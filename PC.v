==> flow/design.v <==
`timescale 1ns / 1ps
module PC(clk,rst,Zflag,Branch,ex_immed,instP,Jump,J_ext);
input clk,rst,Zflag,Branch,Jump;
input [31:0] ex_immed,J_ext;
output reg [31:0]instP;
initial
begin
instP<=32'd0;
end
always @(posedge clk)
	begin
		if(rst)
			instP<=32'd0;
		else if(Branch && Zflag)
			instP<=ex_immed;
		else if(Jump)
			instP<=J_ext;
		else
			instP<=instP+32'd1;
	end
endmodule
Tool chain data of PC
What the tools print for PC, step after step.
Line numbers count from 1 in the design file above.
Operators carry their Yosys type and port widths (W data, S select, Z words).
Library cell names are shortened.
{"block": "design", "top": "PC", "clock_port": "clk", "cell_library": "sky130hd", "pvt_corner": "tt_025C_1v80"}

After elaboration
Yosys after proc, flatten, opt, wreduce and memory -nomap, before mapping. Enables and synchronous resets that opt folds into registers are not counted as muxes. Memory bits, and registers merged into a memory's read port (data or address), are not among the register bits. Print and check cells are not counted. Equal cells are merged and count once.
{"block": "op_classes", "reduce_logical": 1, "addsub": 1, "n_mux": 2}
{"block": "ops", "op": "$mux W32", "count": 2}
{"block": "ops", "op": "$add A32 B1 Y32 const B", "count": 1}
{"block": "ops", "op": "$logic_and A1 B1 Y1", "count": 1}
{"block": "word_totals", "register_bits": 32, "out_inout_bits": 32, "inputBits": 69, "word_cells": 5}

Longest topological paths
Depth = most cells in a row (Yosys ltp): at word level without a register or memory, in the mapped netlist without a sequential cell, where the memories' decode and read muxes count.
{"block": "depth", "ltp_word": 3, "ABC_AREA": 0, "depth_mapped": 6, "mapped_depth_nobuf": 5}

Netlist
Source: synth_stat.txt of the flow (Yosys; design flattened, memories mapped). It holds for the ABC_AREA given above (unset counts as 0); a run with the other value may have another netlist.
{"block": "mapped", "n_buf": 21, "stdcells": 271, "area_um2": 2100.8, "ff_cells": 32}
{"block": "types", "type": "dfxtp_1", "count": 32, "area_total_um2": 640.614}
{"block": "types", "type": "a21oi_1", "count": 28, "area_total_um2": 140.134}
{"block": "types", "type": "o211ai_1", "count": 17, "area_total_um2": 127.622}
{"block": "types", "type": "and3_1", "count": 20, "area_total_um2": 125.12}
{"block": "types", "type": "xnor2_1", "count": 12, "area_total_um2": 105.101}
{"block": "types", "type": "or4_1", "count": 10, "area_total_um2": 75.072}
{"block": "types", "type": "clkbuf_1", "count": 17, "area_total_um2": 63.811}
{"block": "types", "type": "nand2_1", "count": 15, "area_total_um2": 56.304}
{"block": "types", "type": "nand4_1", "count": 9, "area_total_um2": 56.304}
{"block": "types", "type": "a211oi_1", "count": 7, "area_total_um2": 52.55}
{"block": "types", "type": "nand3b_1", "count": 7, "area_total_um2": 52.55}
{"block": "types", "type": "nand3_1", "count": 10, "area_total_um2": 50.048}
{"block": "types", "type": "o22ai_1", "count": 8, "area_total_um2": 50.048}
{"block": "types", "type": "nor2_1", "count": 13, "area_total_um2": 48.797}
{"block": "types", "type": "o21ai_0", "count": 9, "area_total_um2": 45.043}
{"block": "types", "type": "nor4_1", "count": 7, "area_total_um2": 43.792}
{"block": "types", "type": "o311ai_0", "count": 4, "area_total_um2": 35.034}
{"block": "types", "type": "nor3_1", "count": 6, "area_total_um2": 30.029}
Other cell types: 22; their cells: 40.

Timing after synthesis
Source: OpenSTA report_checks on the synthesized netlist (no wires, ideal clock, input and output delay 20% of the period each), path of least setup slack; recovery checks are left aside. Register names are those of the netlist, which keeps one name where synthesis merged equal registers.
{"block": "synth_path", "kind": "register -> register", "startpoint": "register instP[0]", "endpoint": "register instP[30]", "stages": 6, "setup_ns": 0.091, "t_arrival_ns": 2.026, "n_path_buf": 0, "path_delay_ns": 2.117, "period_ns": 2.22, "path_slack_ns": 0.103, "period_less_setup_slack_ns": 2.117}
"path_delay_ns" = arrival - input delay + setup time.
"stages" counts driving pins, that of a launching flip-flop among them; a cell with two outputs on the path counts twice.
"period_less_setup_slack_ns" = period - worst setup slack (recovery checks aside). The figure is calculated, with input and output delays left at 20% of the set period.
Between the ends stands the longest chain of elaborated cells between them, by number of cells; it is not shown to be the way that was timed. Of several equally long chains one is given.
A line is the first line of the expression or statement that the cell stems from. Yosys adds cells for indexed reads and writes and turns some case tables into memories.
At most two assigning lines are given for a register; there are more.
{"block": "synth_between", "cell_sequence": "dfxtp_1 -> ha_1 -> nand3_1 -> or4_4 -> or4_1 -> a311oi_1", "elab_chain_len": 3}
{"block": "synth_rtl", "item": "start: declaration", "line": 5, "text": "output reg [31:0]instP;"}
{"block": "synth_rtl", "item": "start: assignment", "line": 15, "text": "instP<=ex_immed;"}
{"block": "synth_rtl", "item": "start: assignment", "line": 17, "text": "instP<=J_ext;"}
{"block": "synth_rtl", "item": "$add A32 B1 Y32", "line": 19, "text": "instP<=instP+32'd1;"}
{"block": "synth_rtl", "item": "$mux W32", "line": 16, "text": "else if(Jump)"}
{"block": "synth_rtl", "item": "$mux W32", "line": 14, "text": "else if(Branch && Zflag)"}
{"block": "synth_rtl", "item": "end: assignment", "line": 15}
{"block": "synth_rtl", "item": "end: assignment", "line": 17}
{"block": "synth_rtl", "item": "end: declaration", "line": 5}

Path in the finished layout
Path of least setup slack in the final report of run 1 (OpenROAD, finished layout, wires in). Where an end is a register, its clock arrival counts in the times.
{"block": "layout_path", "kind": "input -> register", "startpoint": "input port Zflag", "endpoint": "register instP[28]", "n_path_buf": 3, "t_arrival_ns": 2.97, "in_delay_ns": 0.68, "stages": 6, "setup_ns": 0.08, "path_slack_ns": 0.64, "period_ns": 3.42}
Between the ends stands the longest chain of elaborated cells between them, by number of cells; it is not shown to be the way that was timed. Of several equally long chains one is given.
At most two assigning lines are given for a register; there are more.
{"block": "layout_between", "cell_sequence": "clkdlybuf4s50_1 -> and2_1 -> clkbuf_1 -> buf_1 -> a21oi_1 -> o211ai_1", "elab_chain_len": 2}
{"block": "layout_rtl", "item": "start: declaration", "line": 3, "text": "input clk,rst,Zflag,Branch,Jump;"}
{"block": "layout_rtl", "item": "$logic_and A1 B1 Y1", "line": 14, "text": "else if(Branch && Zflag)"}
{"block": "layout_rtl", "item": "$mux W32", "line": 14}
{"block": "layout_rtl", "item": "end: assignment", "line": 15, "text": "instP<=ex_immed;"}
{"block": "layout_rtl", "item": "end: assignment", "line": 17, "text": "instP<=J_ext;"}
{"block": "layout_rtl", "item": "end: declaration", "line": 5, "text": "output reg [31:0]instP;"}

## Implementation results

Design PC on sky130hd. What follows are 2 stored runs of the flow, each under its own settings; their order means nothing. The constraints put input and output delay at 20% of the set period each and load the outputs with 0.01 pF.
By "clock_period_reached_ns" is meant the clock period of the run minus its worst setup slack. This is arithmetic on one report: input and output delays are still those of the set period (20% each).

{"run": "run 1", "settings": { "period_ns": 3.42, "CORE_UTILIZATION": 23, "CORE_ASPECT_RATIO": 0.57, "CORE_MARGIN": 2, "CELL_PAD_IN_SITES_GLOBAL_PLACEMENT": 2, "GPL_TIMING_DRIVEN": 0, "CTS_CLUSTER_DIAMETER": 301, "CAP_MARGIN": 30, "SLEW_MARGIN": 20 }, "results": { "finalUtil_frac": 0.38, "ys_area_um2": 2100.8, "design.die.area_um2": 9944.7, "setupTns_ns": 0.000, "fin_ws_ns": 0.644, "clock_period_reached_ns": 2.776, "hold_worst_slack_ns": 0.537 }}
{"run": "run 2", "settings": { "period_ns": 2.71, "CORE_UTILIZATION": 36, "PLACE_DENSITY": 0.69, "CORE_ASPECT_RATIO": 1.0, "CORE_MARGIN": 10, "CELL_PAD_IN_SITES_GLOBAL_PLACEMENT": 0, "TNS_END_PERCENT": 75, "ABC_AREA": 1, "GPL_ROUTABILITY_DRIVEN": 0, "CTS_CLUSTER_SIZE": 38, "CTS_CLUSTER_DIAMETER": 248, "MAX_ROUTING_LAYER": "met4", "CAP_MARGIN": 20, "SLEW_MARGIN": 20 }, "results": { "finalUtil_frac": 0.558, "ys_area_um2": 2437.3, "design.die.area_um2": 10461.2, "setupTns_ns": 0.000, "fin_ws_ns": 0.866, "clock_period_reached_ns": 1.844, "hold_worst_slack_ns": 0.624 }}
